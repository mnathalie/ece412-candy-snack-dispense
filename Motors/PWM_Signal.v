==> flow/design.v <==
`timescale 1 ns / 1ps
module PWM_generation(clk,reset,rise,fall,clk_out);
input wire clk;
input wire reset;
output wire clk_out;
input wire [3:0] rise; 
input wire [3:0] fall;
reg [3:0] count, count_on, count_off;
reg  pos_or_neg;
always @(posedge clk, negedge reset) begin
    if(~reset) begin
		count<= 0;
		count <= 0;
        pos_or_neg <=1;
		end 
	else  if ( (pos_or_neg ==1) )
	begin
	if ((count == count_on-1) )
		begin 
		count <=0;
		pos_or_neg <=0;  	  
		end
	else 
	count <= count+1;
	end
	else  if ( (pos_or_neg ==0) )
	begin
	if ((count == count_off-1) )
		begin 
		count <=0;
		pos_or_neg <=1;  	  
		end
	else 
	count <= count+1;
	end
end	
always @(rise, fall)
begin
count_on <= rise;
count_off <= fall;	
end	
assign clk_out = pos_or_neg;
endmodule
# ---- Tool chain data of PWM_generation
# Tool output for the design above, in the order of the flow.
# Line numbers count from 1 in the design file above.
# Operators carry their Yosys type and port widths (W data, S select, Z words).
# Cell names lack the library's common part.
# Not given: --
dict set report setup {
  top {PWM_generation}
  clk_port {clk}
  library {sky130hd}
  lib_corner {tt_025C_1v80}
}

# ---- Word level
# Counts by Yosys on the flattened word-level netlist (proc, flatten, opt, wreduce; memories kept). Register bits leave out memories and registers merged into their read ports (data or address); mux counts leave out enables and synchronous resets folded into registers. Print and check cells are left out. Cells with the same type and inputs are merged into one.
dict set report bits {
  reg_bits 5
  input_bits 10
  out_inout_bits 1
}
dict set report op_classes {
  mux 6
  eq_ne 2
  n_addsub 3
}
# operator count
set ops {}
lappend ops {{$eq A4 B32 Y1} 2}
lappend ops {{$mux W4} 3}
lappend ops {{$sub A4 B1 Y5 const B} 2}
lappend ops {{$add A4 B1 Y4 const B} 1}
lappend ops {{$mux W1} 3}

# ---- Longest topological paths
# Depth = most cells in a row (Yosys ltp): at word level without a register or memory, in the mapped netlist without a sequential cell, where the memories' decode and read muxes count.
dict set report depth {
  word_depth 4
  abc_area 1
  mapped_depth 10
}

# ---- Mapped cells and area
# Yosys stat after the flow's synthesis: flattened, memories mapped to cells. It holds for the ABC_AREA given above (unset counts as 0); a run with the other value may have another netlist.
dict set report synth_totals {
  yosys_area_um2 506.7
  ff_cells 5
  cells 87
  sequential_area_um2 126.4
}
# cell_type count
set types {}
lappend types {nand2_1 31}
lappend types {dfrtp_1 4}
lappend types {nand3_1 11}
lappend types {inv_1 13}
lappend types {nor2_1 12}
lappend types {ha_1 3}
lappend types {dfstp_2 1}
lappend types {inv_2 3}
lappend types {nand3b_2 1}
lappend types {nand3_2 1}
lappend types {xnor2_1 1}
lappend types {xor2_1 1}
lappend types {nand2_2 1}
lappend types {nor2_2 1}
lappend types {or2_0 1}
lappend types {nor3_1 1}
lappend types {clkinv_1 1}

# ---- Path before layout
# Source: OpenSTA report_checks on the synthesized netlist (no wires, ideal clock, input and output delay 20% of the period each), path of least setup slack; recovery checks are left aside. Register names are those of the netlist, which keeps one name where synthesis merged equal registers.
dict set report synth_path {
  path_type {in2reg}
  from {in fall[1]}
  to {reg count[0]}
  path_stages 9
  n_path_buf 0
  launch_ns 0.484
  setup_ns 0.123
  input_delay_ns 0.484
  delay_ns 0.961
  slack_ns 0.975
  t_arrival_ns 1.322
  tclk_ns 2.42
  period_less_setup_slack_ns 1.445
}
# "delay_ns" is the arrival time less input delay plus setup time.
# "path_stages" counts driving pins, that of a launching flip-flop among them; a cell with two outputs on the path counts twice.
# "period_less_setup_slack_ns" = period - worst setup slack (recovery checks aside). The figure is calculated, with input and output delays left at 20% of the set period.
# The rows between start and end are the longest chain of elaborated cells between them; the timing report does not say that the signal goes this way. Where chains are equally long, one stands for them.
# A line is the first line of the expression or statement that the cell stems from. Yosys adds cells for indexed reads and writes and turns some case tables into memories.
# A register here has more assigning lines than the two given.
dict set report synth_between {
  cell_sequence {clkinv_1 > ha_1 > nor2_1 > nor2_1 > nand2_1 > nor2_1 > nand3b_2 > nand2_2 > nor2_1}
  elab_chain_cells 4
}
# item line
set synth_lines {}
lappend synth_lines {{start: declaration} 7} ;# input wire [3:0] fall;
lappend synth_lines {{$sub A4 B1 Y5} 28} ;# if ((count == count_off-1) )
lappend synth_lines {{$eq A4 B32 Y1} 28}
lappend synth_lines {{$mux W4} 28}
lappend synth_lines {{$mux W4} 16} ;# else if ( (pos_or_neg ==1) )
lappend synth_lines {{end: assignment} 24} ;# count <= count+1;
lappend synth_lines {{end: assignment} 34} ;# count <= count+1;
lappend synth_lines {{end: declaration} 8} ;# reg [3:0] count, count_on, count_off;

# ---- Path in the finished layout
# Path of least setup slack in the final report of job 1 (OpenROAD, finished layout, wires in). Where an end is a register, its clock arrival counts in the times.
dict set report layout_path {
  path_type {in2reg}
  from {in rise[0]}
  to {reg count[0]}
  n_path_buf 1
  t_arrival_ns 2.05
  setup_ns 0.12
  launch_ns 0.56
  tclk_ns 2.81
  slack_ns 0.88
  path_stages 11
  input_delay_ns 0.56
}
# The rows between start and end are the longest chain of elaborated cells between them; the timing report does not say that the signal goes this way. Where chains are equally long, one stands for them.
# A register here has more assigning lines than the two given.
dict set report layout_between {
  cell_sequence {clkdlybuf4s50_1 > inv_1 > ha_1 > inv_1 > nand2_1 > nand2_1 > nand3_1 > nor2_2 > nand3_2 > nand2_2 > nor2_1}
  elab_chain_cells 4
}
# item line
set layout_lines {}
lappend layout_lines {{start: declaration} 6} ;# input wire [3:0] rise;
lappend layout_lines {{$sub A4 B1 Y5} 18} ;# if ((count == count_on-1) )
lappend layout_lines {{$eq A4 B32 Y1} 18}
lappend layout_lines {{$mux W4} 18}
lappend layout_lines {{$mux W4} 16} ;# else if ( (pos_or_neg ==1) )
lappend layout_lines {{end: assignment} 24} ;# count <= count+1;
lappend layout_lines {{end: assignment} 34} ;# count <= count+1;
lappend layout_lines {{end: declaration} 8} ;# reg [3:0] count, count_on, count_off;

Add stored flow runs of PWM_generation

Stored flow runs of PWM_generation (2 of them; Yosys, OpenROAD, sky130hd). They differ in their settings and are not a sequence. Constraints: input delay and output delay 20% of the set period each, output load 0.01 pF.
By "period_reached_ns" is meant the clock period of the run minus its worst setup slack. This is arithmetic on one report: input and output delays are still those of the set period (20% each).
"worstPathTime_ns" = time allowed to the worst setup path (clock period - input delay - output delay, where it has them) - its slack; a late launch clock adds to it, a late capture clock takes from it.
"design_power_w" is the tool's figure for a default switching activity; nothing was simulated.

# job 1
==> flow/run.sh <==
#!/bin/bash
# the make line also repeats the synthesis and layout settings of config.mk as NAME=value (left out here)
make -C /OpenROAD-flow-scripts/flow DESIGN_CONFIG=/design/flow/config.mk WORK_HOME=/design/flow/orfs CLKGATE_MAP_FILE= finish
==> flow/config.mk <==
export PLATFORM = sky130hd
export DESIGN_NAME = PWM_generation
export DESIGN_NICKNAME = PWM_generation
export VERILOG_FILES = /design/flow/design.v
export SDC_FILE = /design/flow/constraint.sdc
export NUM_CORES = 4
export LEC_CHECK = 0
export ABC_AREA = 1
export CAP_MARGIN = 20
export CELL_PAD_IN_SITES_GLOBAL_PLACEMENT = 0
export CORE_MARGIN = 2
export CORE_UTILIZATION = 17
export CTS_CLUSTER_DIAMETER = 397
export CTS_CLUSTER_SIZE = 72
export GPL_ROUTABILITY_DRIVEN = 1
export GPL_TIMING_DRIVEN = 1
export HOLD_SLACK_MARGIN = 0.24
export PLACE_DENSITY_LB_ADDON = 0.14
export SLEW_MARGIN = 20
==> flow/constraint.sdc <==
create_clock -name core_clock -period 2.81 [get_ports {clk}]
set_input_delay 0.5620 -clock core_clock [delete_from_list [all_inputs] [get_ports {clk}]]
set_output_delay 0.5620 -clock core_clock [all_outputs]
set_load 0.01 [all_outputs]

==> job 1: results <==
synth_chip_area_um2=506.7
design_power_w=0.0005083
period_reached_ns=1.934
finalCellArea_um2=671.9
tns_setup_ns=0.000
fin_ws_ns=0.876
die_area_um2=3433.4
worstPathTime_ns=1.37
worst_setup_path_type="in2reg"
util_pct=24.0

# job 2
==> flow/run.sh <==
#!/bin/bash
# the make line also repeats the synthesis and layout settings of config.mk as NAME=value (left out here)
make -C /OpenROAD-flow-scripts/flow DESIGN_CONFIG=/design/flow/config.mk WORK_HOME=/design/flow/orfs CLKGATE_MAP_FILE= finish
==> flow/config.mk <==
export PLATFORM = sky130hd
export DESIGN_NAME = PWM_generation
export DESIGN_NICKNAME = PWM_generation
export VERILOG_FILES = /design/flow/design.v
export SDC_FILE = /design/flow/constraint.sdc
export NUM_CORES = 4
export LEC_CHECK = 0
export CAP_MARGIN = 20
export CELL_PAD_IN_SITES_GLOBAL_PLACEMENT = 0
export CORE_MARGIN = 2
export CORE_UTILIZATION = 31
export CTS_CLUSTER_DIAMETER = 114
export MAX_ROUTING_LAYER = met4
export SETUP_SLACK_MARGIN = 0.8
export SLEW_MARGIN = 20
==> flow/constraint.sdc <==
create_clock -name core_clock -period 2.78 [get_ports {clk}]
set_input_delay 0.5560 -clock core_clock [delete_from_list [all_inputs] [get_ports {clk}]]
set_output_delay 0.5560 -clock core_clock [all_outputs]
set_load 0.01 [all_outputs]

==> job 2: results <==
synth_chip_area_um2=402.9
design_power_w=0.0005026
period_reached_ns=1.908
finalCellArea_um2=579.3
tns_setup_ns=0.000
fin_ws_ns=0.872
die_area_um2=1604.0
worstPathTime_ns=1.35
worst_setup_path_type="in2reg"
util_pct=50.1
